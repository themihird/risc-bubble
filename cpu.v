==> flow/design.v <==
module instruction_fetch(input wire [15:0] mem_addr, output reg[31:0] ins, input clk );
reg [31:0]ins_address[31:0];
initial begin
  ins_address[0] = {6'b000000,5'b00001,5'b00010,5'b00000,5'b00000,6'b100000};   
  ins_address[1] = {6'b000000,5'b00001,5'b00010,5'b00000,5'b00000,6'b100010};   
  ins_address[2] = {6'b000000,5'b00001,5'b00010,5'b00000,5'b00000,6'b100001};  
  ins_address[3] = {6'b000000,5'b00001,5'b00010,5'b00000,5'b00000,6'b100011};  
  ins_address[4] = {6'b000010,5'b00001,5'b00000,16'd1000};  
  ins_address[5] = {6'b000001,5'b00001,5'b00000,16'd1000};  
  ins_address[6] = {6'b001100,5'b00001,5'b00010,5'b00000,5'b00000,6'b100100};  
  ins_address[7] = {6'b001100,5'b00001,5'b00010,5'b00000,5'b00000,6'b100101};  
  ins_address[8] = {6'b001101,5'b00001,5'b00000,16'd1000}; 
  ins_address[9] = {6'b001011,5'b00001,5'b00000,16'd1000}; 
  ins_address[10] = {6'b001111,5'b00001,5'b00010,5'b00000,5'd10,6'b000000};   
  ins_address[11] = {6'b001010,5'b00001,5'b00000,5'b00000,5'd10,6'b000010};   
  ins_address[12] = {6'b100001,5'b00001,5'b00000,16'd10};   
  ins_address[13] = {6'b100000,5'b00001,5'b00000,16'd10};  
  ins_address[14] = {6'b010100,5'b00001,5'b00000,16'd10};   
  ins_address[15] = {6'b010101,5'b00001,5'b00000,16'd10};  
  ins_address[16] = {6'b010111,5'b00001,5'b00000,16'd10};  
  ins_address[17] = {6'b010001,5'b00001,5'b00000,16'd10};  
  ins_address[18] = {6'b010011,5'b00001,5'b00000,16'd10};  
  ins_address[19] = {6'b010101,5'b00001,5'b00000,16'd10};  
  ins_address[20] = {6'b111101,26'd10};  
  ins_address[21] =  {6'b111111,5'b00000,5'b00000,5'b00000,5'b00000,6'b001000}; 
  ins_address[22] =  {6'b111110,5'b00000,5'b00000,5'b00000,5'b00000,6'b001001}; 
  ins_address[23] =  {6'b101000,5'b00001,5'b00010,5'b00000,5'b00000,6'b101010}; 
  ins_address[24] =  {6'b101001,5'b00001,5'b00000,16'd100}; 
end
always@(posedge clk)begin
ins = ins_address[mem_addr];
end
endmodule
module op_decode(
    input wire[31:0] ins,
    output reg[2:0] data_path,
    output reg[2:0] type,
    input clk
);
always@(posedge clk)begin
  if(ins[31:26]<6'd3)begin
    data_path<=1;   
    if(ins[5:0]==34 || ins[5:0]==35)begin
    type<= 1;  
    end
    else begin
    type<= 0;  
    end
  end
  else if(ins[31:26]<6'd16 && ins[31:26]>=6'd8)begin
    data_path<=2;   
    if(ins[5:0]==36 || ins[31:26]==13)begin
    type<= 2;
    end
    else if(ins[31:26]==15)begin
    type<= 4;
    end
    else if(ins[31:26]==10)begin
    type<=5;
    end
    else begin
    type<=3;
    end
  end
  else if(ins[31:26]==6'd40 || ins[31:26]==6'd41)begin
    data_path<=3;    
  end
  else if(ins[31:26]==6'd32 || ins[31:26]==6'd33)begin
    data_path<=4;     
    type<=6;
  end
  else if(ins[31:26]>6'd50)begin
    data_path<=5;     
  end
  else begin
    data_path<=6;     
    if(ins[31:26]==20) begin
      type<= 7;    
    end
    else if(ins[31:26]==21)begin
      type<=8;   
    end
    else if(ins[31:26]==23)begin
      type<=9;  
    end
  end
end
endmodule
module alu(arg1,arg2,func_code,out,zero,shamt,clk);
input wire[31:0] arg1,arg2;
input wire[2:0] func_code;
output reg[31:0] out;
output reg zero;
input clk;
input wire[4:0] shamt;
reg jump;
always@(posedge clk) begin
case(func_code)
  0: begin
  out <= arg1 + arg2;
  zero <= 0;    
  end
  1: begin
  out <= arg1 - arg2;   
  zero<= 0;
  end
  2: begin
  out <= arg1 & arg2;   
  zero<=0;
  end
  3: begin
  out <= arg1 || arg2;   
  zero<=0;
  end
  4: begin
  out <= (arg1<<shamt);  
  zero<=0;
  end
  5: begin
  out <= (arg1>>shamt);  
  zero<= 0;
  end
  6: begin              
    if(arg1<arg2)begin
    out<=1;
    zero<=0;
    end
    else begin
    out<=0;
    zero<=0;
    end
  end
  7: begin
    zero<=1;
  end
  8: begin
    zero<=1;
  end
  endcase
end
endmodule
module cpu(pc,clk,pc_out,rs,rt,rd);
input [15:0] pc;
input clk;
wire[31:0] ins;
output reg[15:0] pc_out;
output reg[31:0] rs,rt;
output wire[31:0] rd;
wire[2:0] data_pth;
wire[2:0] type;
wire zero;
reg[31:0] data_memory[31:0];
reg[4:0] shamt;
reg[15:0] offset;
integer  i;
reg jump;
    initial begin
    for(i=0;i<32;i=i+1)begin
      data_memory[i]<=1;
    end
    end
   instruction_fetch inf(pc,ins,clk);
   op_decode op(ins,data_pth,type,clk);
   always@(posedge clk) begin
    if(ins[31:26]==0 || ins[31:26]==12)begin
    rs<=data_memory[ins[25:21]][31:0];
    rt<=data_memory[ins[20:16]][31:0];
    jump<=0;
    end
    else if(ins[31:26]<=2)begin
    rs<=data_memory[ins[25:21]][31:0];
    jump<=0;
    rt<={16'd0,ins[15:0]};
    end
    else if(ins[31:26]==15)begin
       rs<=data_memory[ins[25:21]][31:0];
       jump<=0;
    shamt<= ins[10:6];
    end
    else if(ins[31:26]==10)begin
       rs<=data_memory[ins[25:21]][31:0];
       jump<=0;
    shamt<= ins[10:6];
    end
    else if(type==7)begin
      rs<=data_memory[ins[25:21]][31:0];
      rt<=data_memory[ins[20:16]][31:0];
      if(rs==rt)begin
         jump<=1;
      end
    end
    else if(type==8)begin
      rs<=data_memory[ins[25:21]][31:0];
      rt<=data_memory[ins[20:16]][31:0];
      if(rs!=rt)begin
         jump<=1;
    end
   end
end
   alu al(rs,rt,type,rd,zero,shamt,clk);
   always@(posedge clk)begin
      if(type!=7)begin
     data_memory[ins[15:10]][31:0]<=rd;
      end
      else begin
         if(jump==1 && zero==1)begin
            offset<= (ins[15:0]<<2);
            pc_out = pc + offset;
         end
      end
   end
endmodule
# Reports on cpu
# Tool output for the design above, in the order of the flow.
# Line numbers count from 1 in the design file above.
design:
  design: "cpu"
  clock_port: "clk"
  lib: "sky130hd"
  corner: "tt_025C_1v80"

# Word-level counts
# Source: Yosys, flattened and elaborated, memories not mapped. Widths are those after wreduce. Registers that Yosys merges into a memory's read port (data or address) are not register bits. Print and check cells do not count.
# Memory sizes are those after Yosys's memory passes, which may raise the word count (mostly to a power of two), join words into wider ones and drop unused or constant bits.
word_totals:
  clocked_rd_ports_x_width: 17
  in_bits: 17
  romBits: 544
  reg_bits: 168
  ram_bits: 1024
  output_inout_bits: 112
  n_memories: 2
  word_cells: 108
classes:
  reduce_logical: 22
  n_mux: 32
  n_logic: 4
  shifts: 2
  compare: 6
  addsub: 3
  equal: 27
mem_list:
  columns: ["memory", "words", "word_bits", "rd", "write_ports", "line", "source"]
  rows:
  - ["data_memory", 32, 32, 2, 1, 152, "reg[31:0] data_memory[31:0];"]
  - ["inf.ins_address", 32, 17, 1, 0, 2, "reg [31:0]ins_address[31:0];"]
op_table:
  columns: ["cell", "n"]
  rows:
  - ["32-bit two-way mux", 11]
  - ["32-bit parallel mux with 7-bit select", 1]
  - ["6-bit equality test (second input constant)", 7]
  - ["3-bit two-way mux", 11]
  - ["32-bit adder", 1]
  - ["32-bit subtractor", 1]
  - ["32-bit < comparator", 1]
  - ["32-bit equality test", 1]
  - ["32-bit AND", 1]
  - ["32-bit logical OR", 1]
  - ["32-bit by 5-bit << shifter with 32-bit output", 1]
  - ["32-bit by 5-bit >> shifter with 32-bit output", 1]
  - ["6-bit by 4-bit equality test with 1-bit output (second input constant)", 4]
  - ["6-bit by 5-bit equality test with 1-bit output (second input constant)", 3]
  - ["16-bit adder", 1]
  - ["5-bit two-way mux", 3]
  - ["3-bit equality test (second input constant)", 4]
  - ["3-bit inequality test (second input constant)", 3]
  - ["3-bit AND reduction", 3]
  - ["7-bit nonzero test", 1]
  - ["7-bit OR reduction", 1]
  - ["3-bit by 2-bit equality test with 1-bit output (second input constant)", 2]
  - ["6-bit by 2-bit <= comparator with 1-bit output (second input constant)", 1]
  - ["6-bit by 2-bit < comparator with 1-bit output (second input constant)", 1]
  - ["6-bit by 4-bit greater-or-equal comparator with 1-bit output (second input constant)", 1]
  - ["6-bit by 5-bit < comparator with 1-bit output (second input constant)", 1]
  - ["6-bit > comparator (second input constant)", 1]
  - ["6-bit logical NOT", 1]
# Not listed: further kinds 15, cells in them 27.

# Longest topological paths
# Longest topological path by Yosys (ltp), each cell counted once; first at word level (registers and memories cut), then after technology mapping (sequential cells cut; the memories' decode and read muxes count).
logic_depth:
  depth_word: 9
  ABC_AREA: 0
  ltp_mapped: 13
  mapped_depth_nobuf: 13

# After synthesis
# Source: synth_stat.txt of the flow (Yosys; design flattened, memories mapped). It holds for the ABC_AREA given above (unset counts as 0); a run with the other value may have another netlist.
types:
  columns: ["cell_type", "n", "area_total_um2"]
  rows:
  - ["sky130_fd_sc_hd__edfxtp_1", 155, 4.65E+03]
  - ["sky130_fd_sc_hd__ha_1", 78, 975.936]
  - ["sky130_fd_sc_hd__a21oi_1", 122, 610.586]
  - ["sky130_fd_sc_hd__dfxtp_1", 26, 520.499]
  - ["sky130_fd_sc_hd__mux2i_1", 47, 470.451]
  - ["sky130_fd_sc_hd__nand2_1", 125, 469.2]
  - ["sky130_fd_sc_hd__nor2_1", 115, 431.664]
  - ["sky130_fd_sc_hd__o21ai_0", 81, 405.389]
  - ["sky130_fd_sc_hd__nor2b_1", 52, 325.312]
  - ["sky130_fd_sc_hd__inv_1", 82, 307.795]
  - ["sky130_fd_sc_hd__xnor2_1", 32, 280.269]
  - ["sky130_fd_sc_hd__mux4_2", 12, 270.259]
  - ["sky130_fd_sc_hd__mux2_2", 19, 213.955]
  - ["sky130_fd_sc_hd__clkbuf_1", 53, 198.941]
  - ["sky130_fd_sc_hd__a21o_1", 26, 195.187]
  - ["sky130_fd_sc_hd__and2_1", 29, 181.424]
  - ["sky130_fd_sc_hd__o211ai_1", 22, 165.158]
  - ["sky130_fd_sc_hd__nand2b_1", 24, 150.144]
# Not listed: further types 73, cells in them 393.
mapped:
  yosys_area_mm2: 0.0137332
  sequential_area_mm2: 0.005175
  n_buf: 95
  cell_count: 1493
  ff_cells: 181
# The figures by module come from a second, unflattened synthesis with its own total; it is not the netlist above.
hier_totals:
  cells_unflattened: 3835
  hier_area_mm2: 0.061803
# Each row is one instance without its submodules.
by_module:
  columns: ["module", "mod_seq_area_mm2", "n_inst", "mod_area_mm2", "n_cells"]
  rows:
  - ["cpu", 0.0337424, 1, 0.0515119, 2516]
  - ["alu", 0.0009809, 1, 0.0089411, 1166]
  - ["instruction_fetch", 0.0003203, 1, 0.0008871, 98]
  - ["op_decode", 0.0001501, 1, 0.0004629, 55]

# Timing after synthesis
# Path of least setup slack by OpenSTA after synthesis, without wires, with an ideal clock, recovery checks aside; 20% of the period is set as input and as output delay. Where synthesis merged equal registers, the netlist keeps one of their names.
synth_path:
  path_type: "register to register"
  start: "register op.type"
  end: "register offset[10]"
  required_time_ps: 8924
  setup_slack_ps: 4761
  clock_period_ps: 9330
  path_delay_ps: 4569
  launch_ps: 0
  stages: 9
  setup_time_ps: 406
  t_arrival_ps: 4163
  path_buffers: 4
  synth_period_reached_ps: 4569
# "path_delay_ps" = arrival - input delay + setup time.
# "stages" counts driving pins, that of a launching flip-flop among them; a cell with two outputs on the path counts twice.
# "synth_period_reached_ps" is the clock period less the worst setup slack; recovery checks do not enter. This is arithmetic on one report: input and output delays are still those of the set period (20% each).
# An end named without its bit number is one bit of that signal or, where synthesis recoded a state register, one of its new flip-flops.
# The rows between start and end are the longest chain of elaborated cells between them; the timing report does not say that the signal goes this way. Where chains are equally long, one stands for them.
# Each line given opens the expression or statement behind the cell; cells for indexed reads and writes are added by Yosys, which also makes memories of some case tables.
# At most two assigning lines are given for a register; there are more.
synth_via:
  cell_sequence: "sky130_fd_sc_hd__dfxtp_1 -> sky130_fd_sc_hd__clkbuf_1 -> sky130_fd_sc_hd__nor2_1 -> sky130_fd_sc_hd__and3_1 -> sky130_fd_sc_hd__clkbuf_1 -> sky130_fd_sc_hd__clkbuf_1 -> sky130_fd_sc_hd__buf_1 -> sky130_fd_sc_hd__nand2b_1 -> sky130_fd_sc_hd__nor2_1"
  elab_chain_cells: 3
  cone_cells: 3
  cone_lines: 1
  classes_between: "eq/ne: 1; logic: 1; reduce/logical: 1"
synth_rtl:
  columns: ["element", "line", "source"]
  rows:
  - ["from (decl)", 37, "output reg[2:0] type,"]
  - ["from (assign)", 44, "type<= 1;"]
  - ["from (assign)", 47, "type<= 0;"]
  - ["3-bit inequality test", 202, "if(type!=7)begin"]
  - ["1-bit inverter", null, null]
  - ["2-bit AND reduction", null, null]
  - ["to (assign)", 207, "offset<= (ins[15:0]<<2);"]
  - ["to (decl)", 154, "reg[15:0] offset;"]

# Timing after layout
# Path of least setup slack in the final report of run B (OpenROAD, finished layout, wires in). Where an end is a register, its clock arrival counts in the times.
# The report prints the path's times to 10 ps; the period is as set.
layout_path:
  path_type: "register to register"
  start: "register op.type"
  end: "register pc_out[11]"
  clock_period_ps: 7890
  setup_time_ps: 360
  required_time_ps: 7990
  path_buffers: 4
  setup_slack_ps: 3370
  stages: 9
  t_arrival_ps: 4620
  launch_ps: 470
# An end named without its bit number is one bit of that signal or, where synthesis recoded a state register, one of its new flip-flops.
# The rows between start and end are the longest chain of elaborated cells between them; the timing report does not say that the signal goes this way. Where chains are equally long, one stands for them.
# At most two assigning lines are given for a register; there are more.
layout_via:
  cell_sequence: "sky130_fd_sc_hd__dfxtp_1 -> sky130_fd_sc_hd__clkbuf_1 -> sky130_fd_sc_hd__nor2_1 -> sky130_fd_sc_hd__and3_1 -> sky130_fd_sc_hd__clkbuf_1 -> sky130_fd_sc_hd__clkbuf_1 -> sky130_fd_sc_hd__buf_1 -> sky130_fd_sc_hd__nand2b_4 -> sky130_fd_sc_hd__nor2_4"
  elab_chain_cells: 3
  cone_cells: 3
  cone_lines: 1
  classes_between: "eq/ne: 1; logic: 1; reduce/logical: 1"
layout_rtl:
  columns: ["element", "line", "source"]
  rows:
  - ["from (decl)", 37, "output reg[2:0] type,"]
  - ["from (assign)", 44, "type<= 1;"]
  - ["from (assign)", 47, "type<= 0;"]
  - ["3-bit inequality test", 202, "if(type!=7)begin"]
  - ["1-bit inverter", null, null]
  - ["2-bit AND reduction", null, null]
  - ["to (assign)", 208, "pc_out = pc + offset;"]
  - ["to (decl)", 146, "output reg[15:0] pc_out;"]

Lab notebook: cpu

Measured results for cpu: 2 stored runs of the Yosys and OpenROAD flow on sky130hd. The settings differ; the order carries no meaning. The constraints put input and output delay at 20% of the set period each and load the outputs with 0.01 pF.
"achieved_period_ps" is the run's clock period less its worst setup slack. It is reckoned from that one timing run; input and output delays stay at 20% of the period that was set.
"worst_path_time_ps" means the part of the period allowed to the worst setup path (the constraints hold back 20% at inputs and 20% at outputs) less its slack; where the path has registers, the arrival times of their clocks count too.
By "totalPower_mw" is meant OpenSTA's value without simulated activity: inputs other than the clock are taken to toggle once in ten clock periods, and the tool carries that through the logic.
"worst_path_time_ps" is known to 10 ps.

--- run A ---
==> flow/run.sh <==
#!/bin/bash
# the make line also repeats the synthesis and layout settings of config.mk as NAME=value (left out here)
make -C /OpenROAD-flow-scripts/flow DESIGN_CONFIG=/design/flow/config.mk WORK_HOME=/design/flow/orfs CLKGATE_MAP_FILE= finish
==> flow/config.mk <==
export PLATFORM = sky130hd
export DESIGN_NAME = cpu
export DESIGN_NICKNAME = cpu
export VERILOG_FILES = /design/flow/design.v
export SDC_FILE = /design/flow/constraint.sdc
export NUM_CORES = 4
export LEC_CHECK = 0
export ABC_AREA = 1
export CAP_MARGIN = 10
export CELL_PAD_IN_SITES_DETAIL_PLACEMENT = 1
export CELL_PAD_IN_SITES_GLOBAL_PLACEMENT = 1
export CORE_ASPECT_RATIO = 1.38
export CORE_MARGIN = 2
export CORE_UTILIZATION = 66
export CTS_CLUSTER_SIZE = 38
export HOLD_SLACK_MARGIN = 0.07
export PLACE_DENSITY = 0.63
export SETUP_SLACK_MARGIN = 1.2
export SLEW_MARGIN = 20
==> flow/constraint.sdc <==
create_clock -name core_clock -period 8.83 [get_ports {clk}]
set_input_delay 1.7660 -clock core_clock [delete_from_list [all_inputs] [get_ports {clk}]]
set_output_delay 1.7660 -clock core_clock [all_outputs]
set_load 0.01 [all_outputs]

==> results, as YAML <==
outcome: "no results, placement failed with GPL-0301"

--- run B ---
==> flow/run.sh <==
#!/bin/bash
# the make line also repeats the synthesis and layout settings of config.mk as NAME=value (left out here)
make -C /OpenROAD-flow-scripts/flow DESIGN_CONFIG=/design/flow/config.mk WORK_HOME=/design/flow/orfs CLKGATE_MAP_FILE= finish
==> flow/config.mk <==
export PLATFORM = sky130hd
export DESIGN_NAME = cpu
export DESIGN_NICKNAME = cpu
export VERILOG_FILES = /design/flow/design.v
export SDC_FILE = /design/flow/constraint.sdc
export NUM_CORES = 4
export LEC_CHECK = 0
export CAP_MARGIN = 20
export CORE_MARGIN = 2
export CORE_UTILIZATION = 43
export CTS_CLUSTER_DIAMETER = 198
export GPL_ROUTABILITY_DRIVEN = 1
export GPL_TIMING_DRIVEN = 0
export PLACE_DENSITY_LB_ADDON = 0.05
export SLEW_MARGIN = 20
export TNS_END_PERCENT = 45
==> flow/constraint.sdc <==
create_clock -name core_clock -period 7.89 [get_ports {clk}]
set_input_delay 1.5780 -clock core_clock [delete_from_list [all_inputs] [get_ports {clk}]]
set_output_delay 1.5780 -clock core_clock [all_outputs]
set_load 0.01 [all_outputs]

==> results, as YAML <==
results:
  achieved_period_ps: 4517
  finalCellArea_mm2: 0.0162456
  worst_setup_slack_ps: 3373
  die_mm2: 0.0333829
  setup_tns_ps: 0
  worst_path_time_ps: 4520
  worst_setup_path_type: "register to register"
  totalPower_mw: 4.095
  timing.hold.ws_ps: 440
  synthArea_mm2: 0.0137332
  post_route_util_frac: 0.516
